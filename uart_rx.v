==> flow/design.v <==
module uart_rx #(
    parameter CLK_FREQ = 50000000,      
    parameter BAUD_RATE = 9600,         
    parameter CLK_PER_BIT = 5208        
)(
    input wire i_clk,                     
    input wire i_reset,                   
    input wire i_rx,                      
    output reg [7:0] o_data_out,          
    output reg o_valid_out                
);
    localparam STATE_IDLE  = 0;
    localparam STATE_START = 1;
    localparam STATE_DATA  = 2;
    localparam STATE_STOP  = 3;
    reg [1:0] r_state = STATE_IDLE;            
    reg [12:0] r_clk_count = 0;                
    reg [2:0] r_bit_index = 0;                 
    reg [7:0] r_rx_shift = 0;                  
    always @(posedge i_clk)
        if (i_reset) begin
            r_state      <= STATE_IDLE;
            r_clk_count  <= 0;
            r_bit_index  <= 0;
            r_rx_shift   <= 0;
            o_data_out   <= 0;
            o_valid_out  <= 0;
        end else 
        begin
            case(r_state)
                STATE_IDLE: begin
                    o_valid_out <= 0;
                    if (i_rx == 0) begin  
                        r_state <= STATE_START;
                        r_clk_count <= 0;
                    end
                end
                STATE_START: begin
                    if (r_clk_count == CLK_PER_BIT) begin
                        if (i_rx == 0) begin  
                            r_state <= STATE_DATA;
                            r_clk_count <= 0;
                            r_bit_index <= 0;
                        end else begin
                            r_state <= STATE_IDLE;   
                        end
                    end else begin
                        r_clk_count <= r_clk_count + 1;  
                    end
                end
                STATE_DATA: begin
                    if (r_clk_count == CLK_PER_BIT) begin
                        r_rx_shift[r_bit_index] <= i_rx;
                        r_clk_count <= 0;  
                        if (r_bit_index == 7) begin
                            r_state <= STATE_STOP;  
                        end else begin
                            r_bit_index <= r_bit_index + 1;  
                        end
                    end else begin
                        r_clk_count <= r_clk_count + 1;  
                    end
                end
                STATE_STOP: begin
                    if (r_clk_count == CLK_PER_BIT && i_rx == 1) begin
                        o_data_out <= r_rx_shift;  
                        o_valid_out <= 1;  
                        r_state <= STATE_IDLE;  
                        r_clk_count <= 0;  
                        r_bit_index <= 0;  
                    end else begin
                        r_clk_count <= r_clk_count + 1;  
                    end
                end
            default: r_state <= STATE_IDLE; 
            endcase
        end
endmodule
* Step by step through the tools: uart_rx *
The steps from the RTL of uart_rx to its reports follow in flow order.
Lines are those of the file above, counted from 1.
Cell names lack the library's common part.
The mark - stands for no value.

inputs
  design top = uart_rx
  clock input = i_clk
  standard-cell library = sky130hd
  corner = tt_025C_1v80

* After elaboration *
Counts by Yosys on the flattened word-level netlist (proc, flatten, opt, wreduce; memories kept). Register bits leave out memories and registers merged into their read ports (data or address). Print and check cells are left out. Cells with the same type and inputs are merged into one.

bit counts
  bits of input ports = 3
  output and inout port bits = 9
  register bits = 35
  word-level cells = 60

cells by class
  equal/unequal tests = 12
  muxes and demuxes = 22
  add/sub/neg operators = 3
  reduce/logical cells = 11
  bitwise logic cells = 4
  shift operators = 2

operators by type and width
  kind                                                             count
  13-bit parallel mux with 4-bit select                            1
  13-bit two-way mux                                               4
  8-bit two-way mux                                                2
  3-bit two-way mux                                                5
  2-bit != test with constant B                                    7
  13-bit by 1-bit adder with 13-bit output with constant B         1
  13-bit equality test with constant B                             1
  6-bit AND reduction                                              2
  2-bit two-way mux                                                6
  3-bit parallel mux with 3-bit select                             1
  1-bit by 4-bit variable shift with 8-bit output                  1
  1-bit by 4-bit variable shift with 8-bit output with constant A  1
  8-bit bitwise AND                                                1
  8-bit bitwise OR                                                 1
  8-bit inverter                                                   1
  2-bit parallel mux with 4-bit select                             1
  2-bit AND reduction                                              3
  2-bit equality test with constant B                              2
  3-bit negator with 4-bit output                                  1
  4-bit nonzero test                                               1
  3-bit by 1-bit adder with 3-bit output with constant B           1
  3-bit equality test with constant B                              1
  3-bit nonzero test                                               1
  3-bit OR reduction                                               1
  2-bit by 1-bit equality test with 1-bit output with constant B   1
  2-bit logical NOT                                                1
  2-bit nonzero test                                               1
  1-bit parallel mux with 2-bit select                             1

Not listed: further kinds 3, cells in them 3.

* Depth *
Longest topological path by Yosys (ltp), each cell counted once; first at word level (registers and memories cut), then after technology mapping (sequential cells cut; the memories' decode and read muxes count).

logic depth
  depth after elaboration = 7
  ABC_AREA = 0
  gate-level depth with buffers = 8
  depth with buffers taken out = 7

* Netlist *
The flow's flattened synthesis, as Yosys stat reports it; memories are mapped. The netlist is that of the ABC_AREA named above (0 if unset); the other value can give another one.
Totals and module areas in this step are rounded.

mapped netlist
  cell count = 230
  sequential area = 700 um2
  mapped flip-flops = 35
  buffer cells = 11
  synthesis area = 1800 um2

cells by type
  cell type  count  total area (um2)
  dfxtp_1    35     700.672
  nand2_1    37     138.883
  a21oi_1    25     125.12
  ha_1       7      87.584
  nor2_1     17     63.811
  a31oi_1    8      50.048
  o21ai_0    10     50.048
  inv_1      11     41.29
  mux2i_1    4      40.038
  nand3_1    8      40.038
  clkbuf_1   9      33.782
  nand2b_1   5      31.28
  nor3_1     6      30.029
  o41ai_4    1      27.526
  nand4b_1   3      26.275
  and3_1     4      25.024
  nor4_4     1      21.27
  nand4_1    3      18.768

Other cell types: 24; their cells: 36.

* Timing after synthesis *
OpenSTA on the mapped netlist: ideal clock, no wires. The path of least setup slack (recovery checks aside). Input and output delay are each 20% of the period. Register names are those of the netlist, which keeps one name where synthesis merged equal registers.

timing path post-synthesis
  path type = flip-flop to flip-flop
  start = register r_clk_count[5]
  end = register r_clk_count[7]
  period = 2.51 ns
  driving pins on the path = 7
  buffers on the path = 1
  arrival time = 1.731 ns
  setup time = 0.130 ns
  data required time = 2.380 ns
  launch time at the first pin = 0.000 ns
  delay of the path = 1.861 ns
  setup slack = 0.650 ns
  period reached after synthesis = 1.86 ns

"delay of the path" = arrival - input delay + setup time.
"driving pins on the path": output pins that drive a net of the path, with the launching flip-flop's if there is one; two outputs of one cell count as two.
"period reached after synthesis" = period - worst setup slack (recovery checks aside). The figure is calculated, with input and output delays left at 20% of the set period.
Between the ends stands the longest chain of elaborated cells between them, by number of cells; it is not shown to be the way that was timed. Of several equally long chains one is given.
A line is the first line of the expression or statement that the cell stems from. Yosys adds cells for indexed reads and writes and turns some case tables into memories.
At most two assigning lines are given for a register; there are more.

between the ends, post-synthesis
  path through = dfxtp_1 -> or4b_4 -> o41ai_4 -> nor3_2 -> buf_6 -> a21oi_1 -> a31oi_1
  length of the longest elaborated chain = 4
  elaborated cells between the ends (all ways) = 7
  those cells by class = add/sub: 1; eq/ne: 1; mux: 4; reduce/logical: 1

RTL lines, path post-synthesis
  what                                   RTL line  text
  from (decl)                            17        reg [12:0] r_clk_count = 0;
  from (assign)                          48        r_clk_count <= r_clk_count + 1;
  from (assign)                          61        r_clk_count <= r_clk_count + 1;
  13-bit equality test                   65        if (r_clk_count == CLK_PER_BIT && i_rx == 1) begin
  1-bit logical AND                      65
  13-bit two-way mux                     65
  13-bit parallel mux with 4-bit select  30        case(r_state)
  to (assign)                            48
  to (assign)                            61
  to (decl)                              17

* Worst path after layout *
From the final timing report of run 1: the path of least setup slack in the routed layout; clock arrival at registers is part of the times.

timing path post-layout
  path type = flip-flop to flip-flop
  start = register r_clk_count[1]
  end = register r_clk_count[12]
  setup slack = -0.51 ns
  driving pins on the path = 10
  setup time = 0.11 ns
  data required time = 1.51 ns
  period = 1.33 ns
  arrival time = 2.02 ns
  launch time at the first pin = 0.29 ns
  buffers on the path = 2

Between the ends stands the longest chain of elaborated cells between them, by number of cells; it is not shown to be the way that was timed. Of several equally long chains one is given.
At most two assigning lines are given for a register; there are more.

between the ends, post-layout
  path through = dfxtp_2 -> inv_2 -> ha_4 -> nand4b_1 -> buf_4 -> nor4_4 -> nor3_4 -> buf_12 -> a211oi_2 -> a21oi_1
  length of the longest elaborated chain = 4
  elaborated cells between the ends (all ways) = 7
  those cells by class = add/sub: 1; eq/ne: 1; mux: 4; reduce/logical: 1

RTL lines, path post-layout
  what                                   RTL line  text
  from (decl)                            17        reg [12:0] r_clk_count = 0;
  from (assign)                          48        r_clk_count <= r_clk_count + 1;
  from (assign)                          61        r_clk_count <= r_clk_count + 1;
  13-bit equality test                   65        if (r_clk_count == CLK_PER_BIT && i_rx == 1) begin
  1-bit logical AND                      65
  13-bit two-way mux                     65
  13-bit parallel mux with 4-bit select  30        case(r_state)
  to (assign)                            48
  to (assign)                            61
  to (decl)                              17

Measured results for uart_rx: 2 stored runs of the Yosys and OpenROAD flow on sky130hd. The settings differ; the order carries no meaning. The constraints put input and output delay at 20% of the set period each and load the outputs with 0.01 pF.
By "clock period reached" is meant the clock period of the run minus its worst setup slack. This is arithmetic on one report: input and output delays are still those of the set period (20% each).
By "critical setup path time" is meant the share of the clock period that the worst setup path is allowed (20% is reserved at inputs, 20% at outputs), minus its slack. Clock arrival times at its registers enter into it.
"power consumption" rests on the timing tool's default activity at the inputs, not on a simulated workload.
Measured values are rounded.
Settings: . = not set for that run.

name                                          run 1                   run 2
period_ns                                     1.33                    2.17
CORE_UTILIZATION                              34                      40
SETUP_SLACK_MARGIN                            0.04                    .
PLACE_DENSITY_LB_ADDON                        0.18                    .
CORE_ASPECT_RATIO                             1.0                     .
CORE_MARGIN                                   6                       2
TNS_END_PERCENT                               45                      .
GPL_ROUTABILITY_DRIVEN                        1                       .
CAP_MARGIN                                    20                      20
SLEW_MARGIN                                   10                      20
MAX_ROUTING_LAYER                             met5                    .
chip area in the Yosys report (um2)           1800                    1800
setup slack of the worst path (ns)            -0.51                   0.14
clock period reached (ns)                     1.839                   2.034
critical setup path time (ns)                 1.84                    2.03
critical path type                            flip-flop to flip-flop  flip-flop to flip-flop
standard-cell area of the final layout (um2)  2800                    2200
worst hold slack in the final report (ns)     0.45                    0.45
die outline area (um2)                        7300                    5200
power consumption (mW)                        2.1                     1.3
utilization after layout (%)                  54                      51
setup total negative slack (ns)               -11                     0.000
